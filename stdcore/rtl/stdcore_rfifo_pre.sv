==> flow/design.v <==
`timescale 1ns/1ps
module stdcore_rfifo_pre
#(parameter           DW = 1,
                      DEPTH = 1,
                      PRE = 0,
                      AW = 9      
)
(
  clk,
  arst_n,
  rst_n,
  p,
  p_val,
  p_rdy,
  p_prdy,
  c,
  c_val,
  c_rdy
);
input               clk;
input               arst_n;
input               rst_n;
input   [DW-1:0]    p;
input               p_val;
output              p_prdy;
output              p_rdy;
output  [DW-1:0]    c;
output              c_val;
input               c_rdy;
reg     [DW-1:0]    mem [0:DEPTH-1];
reg     [AW-1:0]    ptp;
reg     [AW-1:0]    ptc, ptc_;
reg     [AW-1:0]    ptc_p1;
reg     [AW-1:0]    st;
reg     [AW-1:0]    st_;
reg                 c_val;
reg                 p_rdy, p_prdy;
reg     [DW-1:0]    c;
wire                p_we, c_we;
assign p_we = p_val && p_rdy;
assign c_we = c_val && c_rdy;
always @ (*) begin
  st_ = st + p_we - c_we;
  ptc_ = c_we ? ptc_p1 : ptc;
end
always @ (posedge clk or negedge arst_n)
  if(~arst_n) begin
    ptp <= #0.1 0;
    ptc <= #0.1 0;
    ptc_p1 <= #0.1 1;
    st <= #0.1 0;
    c_val <= #0.1 0;
    p_rdy <= #0.1 0; p_prdy <= #0.1 0;
    c <= #0.1 0;
  end
  else
  if(~rst_n) begin
    ptp <= #0.1 0;
    ptc <= #0.1 0;
    ptc_p1 <= #0.1 1;
    st <= #0.1 0;
    c_val <= #0.1 0;
    p_rdy <= #0.1 0; p_prdy <= #0.1 0;
    c <= #0.1 0;
  end
  else begin
    if(p_we)
      ptp <= #0.1 (ptp == DEPTH-1) ? 0 : (ptp + 1);
    ptc <= #0.1 ptc_;
    ptc_p1 <= #0.1 c_we ? ((ptc_p1 == DEPTH-1) ? 0 : (ptc_p1 + 1)) : ptc_p1;
    st <= #0.1 st_;
    c_val <= #0.1 st_ != 0;
    p_prdy <= #0.1 st_ < (DEPTH - PRE);
	p_rdy <= #0.1 st_ < (DEPTH);
    if(st_ != 0)
      c <= #0.1 (p_we && (st - c_we == 0)) ? p : mem[ptc_];
  end
always @ (posedge clk)
  if(p_we) begin
    mem[ptp] <= #0.1 p;
  end
endmodule
=== Step by step through the tools: stdcore_rfifo_pre ===
What the tools print for stdcore_rfifo_pre, step after step.
Lines are those of the file above, counted from 1.
Cell names lack the library's common part.
The mark -- stands for no value.

* Design top: stdcore_rfifo_pre
* Clock: clk
* Cell library: sky130hd
* Timing corner: tt_025C_1v80

=== Elaborated design ===
Counts by Yosys on the flattened word-level netlist (proc, flatten, opt, wreduce; memories kept). Register bits leave out memories and registers merged into their read ports (data or address). Print and check cells are left out. Cells with the same type and inputs are merged into one.
Yosys's memory passes give these memory sizes; they may raise the number of words (mostly to a power of two), join words into wider ones and drop unused or constant bits.

* Register bits: 12
* Memory bits (writable): 1
* Memory cells: 1
* Bits of input ports: 6
* Output and inout port bits: 4
* Elaborated cells: 23

* $add $sub $neg: 3
* Magnitude comparators: 1
* Eq/ne operators: 1
* Multiplexer cells: 8
* Reduce/logical cells: 5

{| class="wikitable"
|+ Memory list
! name !! words !! bits a word !! read ports !! write ports !! line !! source
|-
| mem || 1 || 1 || 1 || 1 || 30 || <nowiki>reg     [DW-1:0]    mem [0:DEPTH-1];</nowiki>
|}

{| class="wikitable"
|+ Operator list
! cell !! number
|-
| 32-bit logical NOT || 1
|-
| 9-bit by 1-bit subtractor with 10-bit output || 1
|-
| 9-bit by 1-bit adder with 9-bit output || 1
|-
| 9-bit by 1-bit subtractor with 9-bit output || 1
|-
| 9-bit by 1-bit < comparator with 1-bit output with constant B || 1
|-
| 9-bit nonzero test || 1
|-
| 9-bit two-way mux || 1
|-
| 1-bit two-way mux || 7
|-
| 1-bit logical AND || 3
|-
| 2-bit by 1-bit != test with 1-bit output with constant B || 1
|}

=== Longest topological paths ===
Longest topological path by Yosys (ltp), each cell counted once; first at word level (registers and memories cut), then after technology mapping (sequential cells cut; the memories' decode and read muxes count).

* Depth in word-level cells: 7
* ABC_AREA: 0
* Depth in mapped cells: 12

=== After synthesis ===
The flow's flattened synthesis, as Yosys stat reports it; memories are mapped. The netlist is that of the ABC_AREA named above (0 if unset); the other value can give another one.

* Mapped cells: 147
* Synthesis area: 1,347.5 µm²
* Sequential area: 330.3 µm²
* Flip-flops: 13
* Buffer cells: 4

{| class="wikitable"
|+ Cell types
! type !! number !! area in all (µm²)
|-
| dfrtp_1 || 12 || 300.288
|-
| ha_1 || 18 || 225.216
|-
| inv_1 || 17 || 63.811
|-
| xor2_1 || 5 || 43.792
|-
| nor2_1 || 11 || 41.29
|-
| nor3_1 || 7 || 35.034
|-
| and2_1 || 5 || 31.28
|-
| edfxtp_1 || 1 || 30.029
|-
| nand4b_1 || 3 || 26.275
|-
| nand2b_1 || 4 || 25.024
|-
| nor2b_1 || 4 || 25.024
|-
| buf_6 || 2 || 22.522
|-
| nand2_1 || 6 || 22.522
|-
| or4_4 || 2 || 22.522
|-
| fa_1 || 1 || 20.019
|-
| mux2i_1 || 2 || 20.019
|-
| a2111oi_0 || 2 || 17.517
|-
| a311oi_1 || 2 || 17.517
|}

Other cell types: 34; their cells: 43.

=== Path before layout ===
Source: OpenSTA report_checks on the synthesized netlist (no wires, ideal clock, input and output delay 20% of the period each), path of least setup slack; recovery checks are left aside. Register names are those of the netlist, which keeps one name where synthesis merged equal registers.

* Path type: in2reg
* Start point: input port p_val
* End point: register c_val
* Clock period: 4.23 ns
* External input delay: 0.846 ns
* Launch time at the first pin: 0.846 ns
* Data arrival time: 3.059 ns
* Slack: 1.052 ns
* Path delay: 2.332 ns
* Stages: 10
* Path buffers: 0
* Synthesis period reached: 3.178 ns

"path delay" = arrival - input delay + setup time.
"stages" counts driving pins, that of a launching flip-flop among them; a cell with two outputs on the path counts twice.
"synthesis period reached" is the clock period less the worst setup slack; recovery checks do not enter. This is arithmetic on one report: input and output delays are still those of the set period (20% each).
Between the ends stands the longest chain of elaborated cells between them, by number of cells; it is not shown to be the way that was timed. Of several equally long chains one is given.
Each line given opens the expression or statement behind the cell; cells for indexed reads and writes are added by Yosys, which also makes memories of some case tables.
A register here has more assigning lines than the two given.

* Path through: nand2_1 nand3_1 nand2_1 ha_1 fa_1 or4_4 a21oi_2 o221ai_2 or3_4 and2_1
* Cells in the longest elaborated chain: 5
* Elaborated cells on any way between the ends: 5

{| class="wikitable"
|+ RTL lines, path post-synthesis
! what !! line !! source
|-
| start: declaration || 24 || <nowiki>input               p_val;</nowiki>
|-
| 1-bit logical AND || 40 || <nowiki>assign p_we = p_val && p_rdy;</nowiki>
|-
| 9-bit by 1-bit adder with 9-bit output || 43 || <nowiki>st_ = st + p_we - c_we;</nowiki>
|-
| 9-bit by 1-bit subtractor with 9-bit output || 43 ||
|-
| 9-bit nonzero test || 72 || <nowiki>c_val <= #0.1 st_ != 0;</nowiki>
|-
| 1-bit two-way mux || 57 || <nowiki>if(~rst_n) begin</nowiki>
|-
| end: assignment || 52 || <nowiki>c_val <= #0.1 0;</nowiki>
|-
| end: assignment || 62 || <nowiki>c_val <= #0.1 0;</nowiki>
|-
| end: declaration || 28 || <nowiki>output              c_val;</nowiki>
|}

=== Worst path after layout ===
Path of least setup slack in the final report of record 1 (OpenROAD, finished layout, wires in). Where an end is a register, its clock arrival counts in the times.

* Path type: in2reg
* Start point: input port c_rdy
* End point: register c_val
* Clock period: 2.37 ns
* External input delay: 0.47 ns
* Launch time at the first pin: 0.47 ns
* Data arrival time: 2.77 ns
* Slack: -0.27 ns
* Stages: 12
* Path buffers: 1

Between the ends stands the longest chain of elaborated cells between them, by number of cells; it is not shown to be the way that was timed. Of several equally long chains one is given.
A register here has more assigning lines than the two given.

* Path through: clkdlybuf4s15_2 nand2_2 nand2_2 nand2_2 ha_4 fa_2 xnor2_2 or4_4 a21oi_4 o221ai_2 or3_4 and2_4
* Cells in the longest elaborated chain: 4
* Elaborated cells on any way between the ends: 4

{| class="wikitable"
|+ RTL lines, path after layout
! what !! line !! source
|-
| start: declaration || 29 || <nowiki>input               c_rdy;</nowiki>
|-
| 1-bit logical AND || 41 || <nowiki>assign c_we = c_val && c_rdy;</nowiki>
|-
| 9-bit by 1-bit subtractor with 9-bit output || 43 || <nowiki>st_ = st + p_we - c_we;</nowiki>
|-
| 9-bit nonzero test || 72 || <nowiki>c_val <= #0.1 st_ != 0;</nowiki>
|-
| 1-bit two-way mux || 57 || <nowiki>if(~rst_n) begin</nowiki>
|-
| end: assignment || 52 || <nowiki>c_val <= #0.1 0;</nowiki>
|-
| end: assignment || 62 || <nowiki>c_val <= #0.1 0;</nowiki>
|-
| end: declaration || 28 || <nowiki>output              c_val;</nowiki>
|}

FLOW RESULTS
============

Flow measurements of stdcore_rfifo_pre on sky130hd: 2 stored runs with different settings, listed in no order. Input and output delays are each 20% of the period that was set; the output load is 0.01 pF.
By "worst setup path time" is meant the share of the clock period that the worst setup path is allowed (20% is reserved at inputs, 20% at outputs), minus its slack. Clock arrival times at its registers enter into it.
"power": no workload was simulated; the value follows from the tool's default switching activity.

Record 1
==> flow/run.sh <==
#!/bin/bash
# the make line also repeats the synthesis and layout settings of config.mk as NAME=value (left out here)
make -C /OpenROAD-flow-scripts/flow DESIGN_CONFIG=/design/flow/config.mk WORK_HOME=/design/flow/orfs CLKGATE_MAP_FILE= finish
==> flow/config.mk <==
export PLATFORM = sky130hd
export DESIGN_NAME = stdcore_rfifo_pre
export DESIGN_NICKNAME = stdcore_rfifo_pre
export VERILOG_FILES = /design/flow/design.v
export SDC_FILE = /design/flow/constraint.sdc
export NUM_CORES = 4
export LEC_CHECK = 0
export CAP_MARGIN = 20
export CELL_PAD_IN_SITES_GLOBAL_PLACEMENT = 2
export CORE_ASPECT_RATIO = 1.72
export CORE_MARGIN = 2
export CORE_UTILIZATION = 37
export CTS_CLUSTER_SIZE = 66
export GPL_ROUTABILITY_DRIVEN = 0
export MAX_ROUTING_LAYER = met5
export PLACE_DENSITY_LB_ADDON = 0.3
export SETUP_SLACK_MARGIN = -0.06
export SLEW_MARGIN = 20
==> flow/constraint.sdc <==
create_clock -name core_clock -period 2.37 [get_ports {clk}]
set_input_delay 0.4740 -clock core_clock [delete_from_list [all_inputs] [get_ports {clk}]]
set_output_delay 0.4740 -clock core_clock [all_outputs]
set_load 0.01 [all_outputs]

==> results of record 1 <==
chip area after synthesis (Yosys): 1,347.5 µm²
die area: 4,158.5 µm²
standard-cell area of the final layout: 1,929.3 µm²
worst setup slack after layout: -0.271 ns
total negative slack: -0.664 ns
power: 2,446 uW
worst setup path time: 2.17 ns
worst setup path kind: in2reg

Record 2
==> flow/run.sh <==
#!/bin/bash
# the make line also repeats the synthesis and layout settings of config.mk as NAME=value (left out here)
make -C /OpenROAD-flow-scripts/flow DESIGN_CONFIG=/design/flow/config.mk WORK_HOME=/design/flow/orfs CLKGATE_MAP_FILE= finish
==> flow/config.mk <==
export PLATFORM = sky130hd
export DESIGN_NAME = stdcore_rfifo_pre
export DESIGN_NICKNAME = stdcore_rfifo_pre
export VERILOG_FILES = /design/flow/design.v
export SDC_FILE = /design/flow/constraint.sdc
export NUM_CORES = 4
export LEC_CHECK = 0
export ABC_AREA = 1
export CAP_MARGIN = 25
export CELL_PAD_IN_SITES_DETAIL_PLACEMENT = 1
export CORE_ASPECT_RATIO = 0.9
export CORE_MARGIN = 2
export CORE_UTILIZATION = 39
export CTS_CLUSTER_SIZE = 76
export GPL_TIMING_DRIVEN = 0
export MAX_ROUTING_LAYER = met5
export MIN_ROUTING_LAYER = met2
export SETUP_SLACK_MARGIN = -0.34
export SLEW_MARGIN = 30
==> flow/constraint.sdc <==
create_clock -name core_clock -period 4.07 [get_ports {clk}]
set_input_delay 0.8140 -clock core_clock [delete_from_list [all_inputs] [get_ports {clk}]]
set_output_delay 0.8140 -clock core_clock [all_outputs]
set_load 0.01 [all_outputs]

==> results of record 2 <==
chip area after synthesis (Yosys): 1,244.9 µm²
die area: 3,660.8 µm²
standard-cell area of the final layout: 1,413.9 µm²
worst setup slack after layout: 0.666 ns
total negative slack: 0.000 ns
power: 1,101 uW
worst setup path time: 2.59 ns
worst setup path kind: in2reg
